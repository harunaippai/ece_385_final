==> flow/design.v <==
module  note ( input   logic			Reset, frame_clk,
					input   logic [7:0]  keycode_0, keycode_1,
					input	  logic [2:0]	Spawn_0,
					input	  logic [2:0]  Spawn_1,
               output  logic [9:0]  Note_1_1_Y, Note_1_2_Y, 
					output  logic [9:0]  Note_2_1_Y, Note_2_2_Y,
					output  logic [9:0]  Note_3_1_Y, Note_3_2_Y, 
					output  logic [9:0]  Note_4_1_Y, Note_4_2_Y,
					output  logic [9:0]  Note_5_1_Y, Note_5_2_Y,
					output  logic [9:0]  Stamina,
					output  logic [9:0]  Note_Update
					);
	 logic [9:0] Note_1_1_Y_Pos, Note_1_2_Y_Pos;
	 logic [9:0] Note_2_1_Y_Pos, Note_2_2_Y_Pos;
	 logic [9:0] Note_3_1_Y_Pos, Note_3_2_Y_Pos;
	 logic [9:0] Note_4_1_Y_Pos, Note_4_2_Y_Pos;
	 logic [9:0] Note_5_1_Y_Pos, Note_5_2_Y_Pos;
	 logic [4:0] Key_Pressed_0, Key_Pressed_1; 
	 logic		 SpawnState;
	 logic		 SpawnPending;
	 assign SpawnPending = Spawn_0[0] | Spawn_0[1] | Spawn_0[2] | Spawn_1[0] | Spawn_1[1] | Spawn_1[2];  
	 parameter [9:0] Spawn_Y = 80;
    parameter [9:0] Note_Y_Max=520;      
    parameter [9:0] Note_Y_Step=3;       
    always_ff @ (posedge Reset or posedge frame_clk )
    begin: Move_Ball
        if (Reset)   
			begin 
				Note_1_1_Y_Pos <= Spawn_Y;
				Note_1_2_Y_Pos <= Spawn_Y;
				Note_2_1_Y_Pos <= Spawn_Y;
				Note_2_2_Y_Pos <= Spawn_Y;
				Note_3_1_Y_Pos <= Spawn_Y;
				Note_3_2_Y_Pos <= Spawn_Y;
				Note_4_1_Y_Pos <= Spawn_Y;
				Note_4_2_Y_Pos <= Spawn_Y;
				Note_5_1_Y_Pos <= Spawn_Y;
				Note_5_2_Y_Pos <= Spawn_Y;
				Note_Update <= 10'b0000000000;
				Key_Pressed_0 <= 5'b00000;
				Key_Pressed_1 <= 5'b00000;
				SpawnState <= 1'b0;
				Stamina <= 10'b1111111111;
			end
        else 
			begin 
				if (!SpawnPending) begin  
					SpawnState <= 0;
				end
				else if (!SpawnState) begin  
					SpawnState <= 1;  
						unique case (Spawn_0)
							3'b001 : begin
								if (!Note_Update[0]) begin
									Note_Update[0] <= 1;
									Note_1_1_Y_Pos <= Spawn_Y;
								end
								else if (Note_Update[0] && !Note_Update[1]) begin
									Note_Update[1] <= 1;
									Note_1_2_Y_Pos <= Spawn_Y;
								end
							end
							3'b010 : begin
								if (!Note_Update[2]) begin
									Note_Update[2] <= 1;
									Note_2_1_Y_Pos <= Spawn_Y;
								end
								else if (Note_Update[2] && !Note_Update[3]) begin
									Note_Update[3] <= 1;
									Note_2_2_Y_Pos <= Spawn_Y;
								end
							end
							3'b011 : begin
								if (!Note_Update[4]) begin
									Note_Update[4] <= 1;
									Note_3_1_Y_Pos <= Spawn_Y;
								end
								else if (Note_Update[4] && !Note_Update[5]) begin
									Note_Update[5] <= 1;
									Note_3_2_Y_Pos <= Spawn_Y;
								end
							end
							3'b100 : begin
								if (!Note_Update[6]) begin
									Note_Update[6] <= 1;
									Note_4_1_Y_Pos <= Spawn_Y;
								end
								else if (Note_Update[6] && !Note_Update[7]) begin
									Note_Update[7] <= 1;
									Note_4_2_Y_Pos <= Spawn_Y;
								end
							end
							3'b101 : begin
								if (!Note_Update[8]) begin
									Note_Update[8] <= 1;
									Note_5_1_Y_Pos <= Spawn_Y;
								end
								else if (Note_Update[8] && !Note_Update[9]) begin
									Note_Update[9] <= 1;
									Note_5_2_Y_Pos <= Spawn_Y;
								end
							end
							default : begin
							end
						endcase
						unique case (Spawn_1)
							3'b001 : begin
								if (!Note_Update[0]) begin
									Note_Update[0] <= 1;
									Note_1_1_Y_Pos <= Spawn_Y;
								end
								else if (Note_Update[0] && !Note_Update[1]) begin
									Note_Update[1] <= 1;
									Note_1_2_Y_Pos <= Spawn_Y;
								end
							end
							3'b010 : begin
								if (!Note_Update[2]) begin
									Note_Update[2] <= 1;
									Note_2_1_Y_Pos <= Spawn_Y;
								end
								else if (Note_Update[2] && !Note_Update[3]) begin
									Note_Update[3] <= 1;
									Note_2_2_Y_Pos <= Spawn_Y;
								end
							end
							3'b011 : begin
								if (!Note_Update[4]) begin
									Note_Update[4] <= 1;
									Note_3_1_Y_Pos <= Spawn_Y;
								end
								else if (Note_Update[4] && !Note_Update[5]) begin
									Note_Update[5] <= 1;
									Note_3_2_Y_Pos <= Spawn_Y;
								end
							end
							3'b100 : begin
								if (!Note_Update[6]) begin
									Note_Update[6] <= 1;
									Note_4_1_Y_Pos <= Spawn_Y;
								end
								else if (Note_Update[6] && !Note_Update[7]) begin
									Note_Update[7] <= 1;
									Note_4_2_Y_Pos <= Spawn_Y;
								end
							end
							3'b101 : begin
								if (!Note_Update[8]) begin
									Note_Update[8] <= 1;
									Note_5_1_Y_Pos <= Spawn_Y;
								end
								else if (Note_Update[8] && !Note_Update[9]) begin
									Note_Update[9] <= 1;
									Note_5_2_Y_Pos <= Spawn_Y;
								end
							end
							default : begin
							end
						endcase
				end
				 Key_Pressed_0 <= Key_Pressed_0;
				 Key_Pressed_1 <= Key_Pressed_1;
				 Note_1_1_Y_Pos <= Note_1_1_Y_Pos;
				 Note_1_2_Y_Pos <= Note_1_2_Y_Pos;
				 Note_2_1_Y_Pos <= Note_2_1_Y_Pos;
				 Note_2_2_Y_Pos <= Note_2_2_Y_Pos;
				 Note_3_1_Y_Pos <= Note_3_1_Y_Pos;
			  	 Note_3_2_Y_Pos <= Note_3_2_Y_Pos;
				 Note_4_1_Y_Pos <= Note_4_1_Y_Pos;
				 Note_4_2_Y_Pos <= Note_4_2_Y_Pos;
				 Note_5_1_Y_Pos <= Note_5_1_Y_Pos;
				 Note_5_2_Y_Pos <= Note_5_2_Y_Pos;
				 if (Note_1_1_Y_Pos - 10'd46 >= 479) begin
					Note_1_1_Y_Pos <= Note_1_2_Y_Pos;
					Note_1_2_Y_Pos <= Spawn_Y;  
					Note_Update[0] <= Note_Update[1];
					Note_Update[1] <= 0;
					Key_Pressed_0[0] <= 1;
					Stamina <= {1'b0, Stamina[9:1]};
				 end
				 if (Note_2_1_Y_Pos - 10'd46 >= 479) begin
					Note_2_1_Y_Pos <= Note_2_2_Y_Pos;
					Note_2_2_Y_Pos <= Spawn_Y;  
					Note_Update[2] <= Note_Update[3];
					Note_Update[3] <= 0;
					Key_Pressed_0[1] <= 1;
					Stamina <= {1'b0, Stamina[9:1]};
				 end
				 if (Note_3_1_Y_Pos - 10'd46 >= 479) begin
					Note_3_1_Y_Pos <= Note_3_2_Y_Pos;
					Note_3_2_Y_Pos <= Spawn_Y;  
					Note_Update[4] <= Note_Update[5];
					Note_Update[5] <= 0;
					Key_Pressed_0[2] <= 1;
					Stamina <= {1'b0, Stamina[9:1]};
				 end
				 if (Note_4_1_Y_Pos - 10'd46 >= 479) begin
					Note_4_1_Y_Pos <= Note_4_2_Y_Pos;
					Note_4_2_Y_Pos <= Spawn_Y;  
					Note_Update[6] <= Note_Update[7];
					Note_Update[7] <= 0;
					Key_Pressed_0[3] <= 1;
					Stamina <= {1'b0, Stamina[9:1]};
				 end
				 if (Note_5_1_Y_Pos - 10'd46 >= 479) begin
					Note_5_1_Y_Pos <= Note_5_2_Y_Pos;
					Note_5_2_Y_Pos <= Spawn_Y;  
					Note_Update[8] <= Note_Update[9];
					Note_Update[9] <= 0;
					Key_Pressed_0[4] <= 1;
					Stamina <= {1'b0, Stamina[9:1]};
				 end
				 if (Note_Update[0] && keycode_0 != 8'h07) begin
					Note_1_1_Y_Pos <= (Note_Y_Step + Note_1_1_Y_Pos);
				 end
				 else
					Note_1_1_Y_Pos <= Spawn_Y;
				 if (Note_Update[1] && keycode_0 != 8'h07) begin
					Note_1_2_Y_Pos <= (Note_Y_Step + Note_1_2_Y_Pos);
				 end
				 else
					Note_1_2_Y_Pos <= Spawn_Y;
				 if (Note_Update[2] && keycode_0 != 8'h09) begin
					Note_2_1_Y_Pos <= (Note_Y_Step + Note_2_1_Y_Pos);
				 end
				 else
					Note_2_1_Y_Pos <= Spawn_Y;
				 if (Note_Update[3] && keycode_0 != 8'h09) begin
					Note_2_2_Y_Pos <= (Note_Y_Step + Note_2_2_Y_Pos);
				 end
				 else
					Note_2_2_Y_Pos <= Spawn_Y;
				 if (Note_Update[4] && keycode_0 != 8'h2c) begin
					Note_3_1_Y_Pos <= (Note_Y_Step + Note_3_1_Y_Pos);
				 end
				 else
					Note_3_1_Y_Pos <= Spawn_Y;
				 if (Note_Update[5] && keycode_0 != 8'h2c) begin
					Note_3_2_Y_Pos <= (Note_Y_Step + Note_3_2_Y_Pos);
				 end
				 else
					Note_3_2_Y_Pos <= Spawn_Y;
				 if (Note_Update[6] && keycode_0 != 8'h0d) begin
					Note_4_1_Y_Pos <= (Note_Y_Step + Note_4_1_Y_Pos);
				 end
				 else
					Note_4_1_Y_Pos <= Spawn_Y;
				 if (Note_Update[7] && keycode_0 != 8'h0d) begin
					Note_4_2_Y_Pos <= (Note_Y_Step + Note_4_2_Y_Pos);
				 end
				 else
					Note_4_2_Y_Pos <= Spawn_Y;
				 if (Note_Update[8] && keycode_0 != 8'h0e) begin
					Note_5_1_Y_Pos <= (Note_Y_Step + Note_5_1_Y_Pos);
				 end
				 else
					Note_5_1_Y_Pos <= Spawn_Y;
				 if (Note_Update[9] && keycode_0 != 8'h0e) begin
					Note_5_2_Y_Pos <= (Note_Y_Step + Note_5_2_Y_Pos);
				 end
				 else
					Note_5_2_Y_Pos <= Spawn_Y;
				 case (keycode_0)
					8'h07 : begin  
								if (!Key_Pressed_0[0]) begin  
									Note_1_1_Y_Pos <= Note_1_2_Y_Pos;
									Note_1_2_Y_Pos <= Spawn_Y;  
									Note_Update[0] <= Note_Update[1];
									Note_Update[1] <= 0;
									Key_Pressed_0[0] <= 1;
								end
							  end
					8'h09 : begin
								if (!Key_Pressed_0[1]) begin  
									Note_2_1_Y_Pos <= Note_2_2_Y_Pos;
									Note_2_2_Y_Pos <= Spawn_Y;  
									Note_Update[2] <= Note_Update[3];
									Note_Update[3] <= 0;
									Key_Pressed_0[1] <= 1;
								end
							  end
					8'h2c : begin
								if (!Key_Pressed_0[2]) begin  
									Note_3_1_Y_Pos <= Note_3_2_Y_Pos;
									Note_3_2_Y_Pos <= Spawn_Y;  
									Note_Update[4] <= Note_Update[5];
									Note_Update[5] <= 0;
									Key_Pressed_0[2] <= 1;
								end
							  end
					8'h0d : begin
								if (!Key_Pressed_0[3]) begin  
									Note_4_1_Y_Pos <= Note_4_2_Y_Pos;
									Note_4_2_Y_Pos <= Spawn_Y;  
									Note_Update[6] <= Note_Update[7];
									Note_Update[7] <= 0;
									Key_Pressed_0[3] <= 1;
								end
							  end	
					8'h0e : begin
								if (!Key_Pressed_0[4]) begin  
									Note_5_1_Y_Pos <= Note_5_2_Y_Pos;
									Note_5_2_Y_Pos <= Spawn_Y;  
									Note_Update[8] <= Note_Update[9];
									Note_Update[9] <= 0;
									Key_Pressed_0[4] <= 1;
								end
							  end		 
					default: begin
									Key_Pressed_0 <= 5'b0;
								end
				 endcase
				 case (keycode_1)
					8'h07 : begin  
								if (!Key_Pressed_1[0]) begin  
									Note_1_1_Y_Pos <= Note_1_2_Y_Pos;
									Note_1_2_Y_Pos <= Spawn_Y;  
									Note_Update[0] <= Note_Update[1];
									Note_Update[1] <= 0;
									Key_Pressed_1[0] <= 1;
								end
							  end
					8'h09 : begin
								if (!Key_Pressed_1[1]) begin  
									Note_2_1_Y_Pos <= Note_2_2_Y_Pos;
									Note_2_2_Y_Pos <= Spawn_Y;  
									Note_Update[2] <= Note_Update[3];
									Note_Update[3] <= 0;
									Key_Pressed_1[1] <= 1;
								end
							  end
					8'h2c : begin
								if (!Key_Pressed_1[2]) begin  
									Note_3_1_Y_Pos <= Note_3_2_Y_Pos;
									Note_3_2_Y_Pos <= Spawn_Y;  
									Note_Update[4] <= Note_Update[5];
									Note_Update[5] <= 0;
									Key_Pressed_1[2] <= 1;
								end
							  end
					8'h0d : begin
								if (!Key_Pressed_1[3]) begin  
									Note_4_1_Y_Pos <= Note_4_2_Y_Pos;
									Note_4_2_Y_Pos <= Spawn_Y;  
									Note_Update[6] <= Note_Update[7];
									Note_Update[7] <= 0;
									Key_Pressed_1[3] <= 1;
								end
							  end	
					8'h0e : begin
								if (!Key_Pressed_1[4]) begin  
									Note_5_1_Y_Pos <= Note_5_2_Y_Pos;
									Note_5_2_Y_Pos <= Spawn_Y;  
									Note_Update[8] <= Note_Update[9];
									Note_Update[9] <= 0;
									Key_Pressed_1[4] <= 1;
								end
							  end		 
					default: begin
									Key_Pressed_1 <= 5'b0;
								end
				 endcase
		end  
    end
    assign Note_1_1_Y = Note_1_1_Y_Pos;
    assign Note_1_2_Y = Note_1_2_Y_Pos;
    assign Note_2_1_Y = Note_2_1_Y_Pos;
    assign Note_2_2_Y = Note_2_2_Y_Pos;
	 assign Note_3_1_Y = Note_3_1_Y_Pos;
    assign Note_3_2_Y = Note_3_2_Y_Pos;
    assign Note_4_1_Y = Note_4_1_Y_Pos;
    assign Note_4_2_Y = Note_4_2_Y_Pos;
    assign Note_5_1_Y = Note_5_1_Y_Pos;
    assign Note_5_2_Y = Note_5_2_Y_Pos;
endmodule
==> Step by step through the tools: note <==
Tool output for the design above, in the order of the flow.
Lines are those of the file above, counted from 1.
{ "inputs": {"top": "note", "clock": "frame_clk", "lib": "sky130hd", "lib_corner": "tt_025C_1v80"} }

==> Elaborated design <==
Counts by Yosys on the flattened word-level netlist (proc, flatten, opt, wreduce; memories kept). Register bits leave out memories and registers merged into their read ports (data or address). Print and check cells are left out. Cells with the same type and inputs are merged into one.
{ "bits": {"register_bits": 131, "elab_cells": 291, "output_inout_bits": 120, "input_bits": 24} }
{ "op_classes": {"n_eq": 25, "mux": 191, "add_sub_neg": 15, "bitwise": 5, "compare": 5, "n_reduce_logical": 31} }
{ "ops": {"columns": ["cell", "count"], "rows": [
  ["10-bit 2-to-1 mux", 55],
  ["32-bit by 9-bit >= comparator with 1-bit output (second input constant)", 5],
  ["1-bit 2-to-1 mux", 126],
  ["2-bit by 10-bit adder with 10-bit output (first input constant)", 10],
  ["10-bit by 6-bit subtractor with 11-bit output (second input constant)", 5],
  ["8-bit by 4-bit equality test with 1-bit output (second input constant)", 6],
  ["4-bit OR reduction", 10],
  ["8-bit by 4-bit != test with 1-bit output (second input constant)", 3],
  ["1-bit parallel mux with 2-bit select", 10],
  ["8-bit by 3-bit equality test with 1-bit output (second input constant)", 2],
  ["8-bit by 6-bit equality test with 1-bit output (second input constant)", 2],
  ["1-bit logical AND", 15],
  ["3-bit by 2-bit equality test with 1-bit output (second input constant)", 4],
  ["3-bit equality test (second input constant)", 4],
  ["8-bit by 3-bit != test with 1-bit output (second input constant)", 1],
  ["8-bit by 6-bit != test with 1-bit output (second input constant)", 1],
  ["3-bit by 1-bit equality test with 1-bit output (second input constant)", 2],
  ["1-bit OR", 5],
  ["1-bit logical NOT", 5],
  ["5-bit nonzero test", 1]
]} }

==> Longest topological paths <==
Depth = most cells in a row (Yosys ltp): at word level without a register or memory, in the mapped netlist without a sequential cell, where the memories' decode and read muxes count.
{ "logic_depth": {"depth_word": 15, "ABC_AREA": 0, "depth_mapped": 8, "depth_no_buf": 8} }

==> Mapped cells and area <==
The flow's flattened synthesis, as Yosys stat reports it; memories are mapped. The netlist is that of the ABC_AREA named above (0 if unset); the other value can give another one.
The area totals of this step are shown rounded.
{ "types": {"columns": ["cell_type", "count", "area_total_um2"], "rows": [
  ["sky130_fd_sc_hd__dfrtp_1", 101, 2.53E+03],
  ["sky130_fd_sc_hd__dfstp_2", 30, 788.256],
  ["sky130_fd_sc_hd__xor2_1", 44, 385.37],
  ["sky130_fd_sc_hd__xnor2_1", 42, 367.853],
  ["sky130_fd_sc_hd__nor2_1", 88, 330.317],
  ["sky130_fd_sc_hd__ha_1", 25, 312.8],
  ["sky130_fd_sc_hd__nand2_1", 83, 311.549],
  ["sky130_fd_sc_hd__o21ai_0", 60, 300.288],
  ["sky130_fd_sc_hd__nand3_1", 36, 180.173],
  ["sky130_fd_sc_hd__inv_1", 45, 168.912],
  ["sky130_fd_sc_hd__a21oi_1", 24, 120.115],
  ["sky130_fd_sc_hd__and3_1", 17, 106.352],
  ["sky130_fd_sc_hd__mux2_2", 9, 101.347],
  ["sky130_fd_sc_hd__a32oi_1", 9, 78.826],
  ["sky130_fd_sc_hd__nand4_1", 11, 68.816],
  ["sky130_fd_sc_hd__nor3_1", 13, 65.062],
  ["sky130_fd_sc_hd__nor2b_1", 10, 62.56],
  ["sky130_fd_sc_hd__o31a_1", 7, 61.309]
]} }
Not listed: further types 35, cells in them 90.
{ "synth_totals": {"mapped_cells": 744, "ff_cells": 131, "mapped_area_um2": 7020, "seqArea_um2": 3320, "buffers": 16} }

==> Path before layout <==
OpenSTA on the mapped netlist: ideal clock, no wires. The path of least setup slack (recovery checks aside). Input and output delay are each 20% of the period. Register names are those of the netlist, which keeps one name where synthesis merged equal registers.
{ "synth_path": {"path_kind": "register to register", "from": "reg Note_3_1_Y_Pos[2]", "to": "reg Stamina[0]", "arrival_time_ns": 2.328, "t_first_pin_ns": 0.000, "driving_pins": 8, "setup_time_ns": 0.082, "clock_period_ns": 2.66, "path_buffers": 0, "path_slack_ns": 0.250, "delay_ns": 2.410, "required_time_ns": 2.578, "synth_period_reached_ns": 2.41} }
"delay_ns" = arrival - input delay + setup time.
"driving_pins": output pins that drive a net of the path, with the launching flip-flop's if there is one; two outputs of one cell count as two.
"synth_period_reached_ns" = period - worst setup slack (recovery checks aside). The figure is calculated, with input and output delays left at 20% of the set period.
The rows between start and end are the longest chain of elaborated cells between them; the timing report does not say that the signal goes this way. Where chains are equally long, one stands for them.
Each line given opens the expression or statement behind the cell; cells for indexed reads and writes are added by Yosys, which also makes memories of some case tables.
At most two assigning lines are given for a register; there are more.
{ "synth_between": {"path_cell_list": "sky130_fd_sc_hd__dfrtp_1 -> sky130_fd_sc_hd__ha_1 -> sky130_fd_sc_hd__or2_2 -> sky130_fd_sc_hd__and3_1 -> sky130_fd_sc_hd__o21ai_0 -> sky130_fd_sc_hd__a311oi_1 -> sky130_fd_sc_hd__nor4_4 -> sky130_fd_sc_hd__mux2_2", "elab_chain_len": 5} }
{ "synth_lines": {"columns": ["element", "line", "rtl"], "rows": [
  ["start: declaration", 15, "logic [9:0] Note_3_1_Y_Pos, Note_3_2_Y_Pos;"],
  ["start: assignment", 33, "Note_3_1_Y_Pos <= Spawn_Y;"],
  ["start: assignment", 76, "Note_3_1_Y_Pos <= Spawn_Y;"],
  ["10-bit by 6-bit subtractor with 11-bit output", 189, "if (Note_3_1_Y_Pos - 10'd46 >= 479) begin"],
  ["32-bit by 9-bit >= comparator with 1-bit output", 189, null],
  ["10-bit 2-to-1 mux", 189, null],
  ["10-bit 2-to-1 mux", 197, "if (Note_4_1_Y_Pos - 10'd46 >= 479) begin"],
  ["10-bit 2-to-1 mux", 205, "if (Note_5_1_Y_Pos - 10'd46 >= 479) begin"],
  ["end: assignment", 203, "Stamina <= {1'b0, Stamina[9:1]};"],
  ["end: assignment", 211, "Stamina <= {1'b0, Stamina[9:1]};"],
  ["end: declaration", 10, "output logic [9:0] Stamina,"]
]} }

==> Worst path after layout <==
From the final timing report of record 1: the path of least setup slack in the routed layout; clock arrival at registers is part of the times.
{ "layout_path": {"path_kind": "input to register", "from": "in keycode_1[5]", "to": "reg Note_Update[2]", "in_delay_ns": 0.92, "required_time_ns": 4.90, "setup_time_ns": 0.12, "arrival_time_ns": 3.37, "t_first_pin_ns": 0.92, "path_slack_ns": 1.53, "path_buffers": 1, "driving_pins": 7, "clock_period_ns": 4.61} }
The rows between start and end are the longest chain of elaborated cells between them; the timing report does not say that the signal goes this way. Where chains are equally long, one stands for them.
At most two assigning lines are given for a register; there are more.
{ "layout_between": {"path_cell_list": "sky130_fd_sc_hd__clkdlybuf4s50_1 -> sky130_fd_sc_hd__nor4_1 -> sky130_fd_sc_hd__or3b_2 -> sky130_fd_sc_hd__nor2_1 -> sky130_fd_sc_hd__a21o_1 -> sky130_fd_sc_hd__or2_2 -> sky130_fd_sc_hd__o21ai_0", "elab_chain_len": 2} }
{ "layout_lines": {"columns": ["element", "line", "rtl"], "rows": [
  ["start: declaration", 2, "input logic [7:0] keycode_0, keycode_1,"],
  ["8-bit by 4-bit equality test with 1-bit output", 313, "case (keycode_1)"],
  ["1-bit 2-to-1 mux", 313, null],
  ["end: assignment", 277, "Note_Update[2] <= Note_Update[3];"],
  ["end: assignment", 327, "Note_Update[2] <= Note_Update[3];"],
  ["end: declaration", 11, "output logic [9:0] Note_Update"]
]} }

==> results <==
Flow measurements of note on sky130hd: 2 stored runs with different settings, listed in no order. Input and output delays are each 20% of the period that was set; the output load is 0.01 pF.
By "achieved_period_ns" is meant the clock period of the run minus its worst setup slack. This is arithmetic on one report: input and output delays are still those of the set period (20% each).
"critical_path_time_ns": the worst setup path's part of the clock period (all of it between registers, 20% less for each end at a port) less its slack. A launch clock that arrives late makes it longer, a capture clock that arrives late makes it shorter.
By "totalPower_mw" is meant OpenSTA's value without simulated activity: inputs other than the clock are taken to toggle once in ten clock periods, and the tool carries that through the logic.
Results are given in rounded form.
[
  {
    "run": "record 1",
    "settings": { "period_ns": 4.61, "CORE_UTILIZATION": 39, "PLACE_DENSITY": 0.73, "HOLD_SLACK_MARGIN": 0.22, "CORE_ASPECT_RATIO": 1.15, "MAX_ROUTING_LAYER": "met5", "CAP_MARGIN": 20, "CORE_MARGIN": 2, "SLEW_MARGIN": 20 },
    "results": { "final_hold_ws_ns": 0.492, "post_route_util_pct": 52.9, "timing.setup.ws_ns": 1.53, "critical_path_time_ns": 2.15, "critical_path_type": "input to register", "post_synth_area_um2": 7020, "stdcell_area_um2": 9330, "die_area_um2": 19100, "totalPower_mw": 3.04, "setupTns_ns": 0.000, "achieved_period_ns": 3.077 }
  },
  {
    "run": "record 2",
    "settings": { "period_ns": 1.87, "CORE_UTILIZATION": 64, "PLACE_DENSITY": 0.9, "HOLD_SLACK_MARGIN": 0.23, "CELL_PAD_IN_SITES_DETAIL_PLACEMENT": 2, "TNS_END_PERCENT": 95, "SLEW_MARGIN": 15, "CAP_MARGIN": 20, "CORE_MARGIN": 2 },
    "outcome": "stopped before the end: placement reported DPL-0033"
  }
]
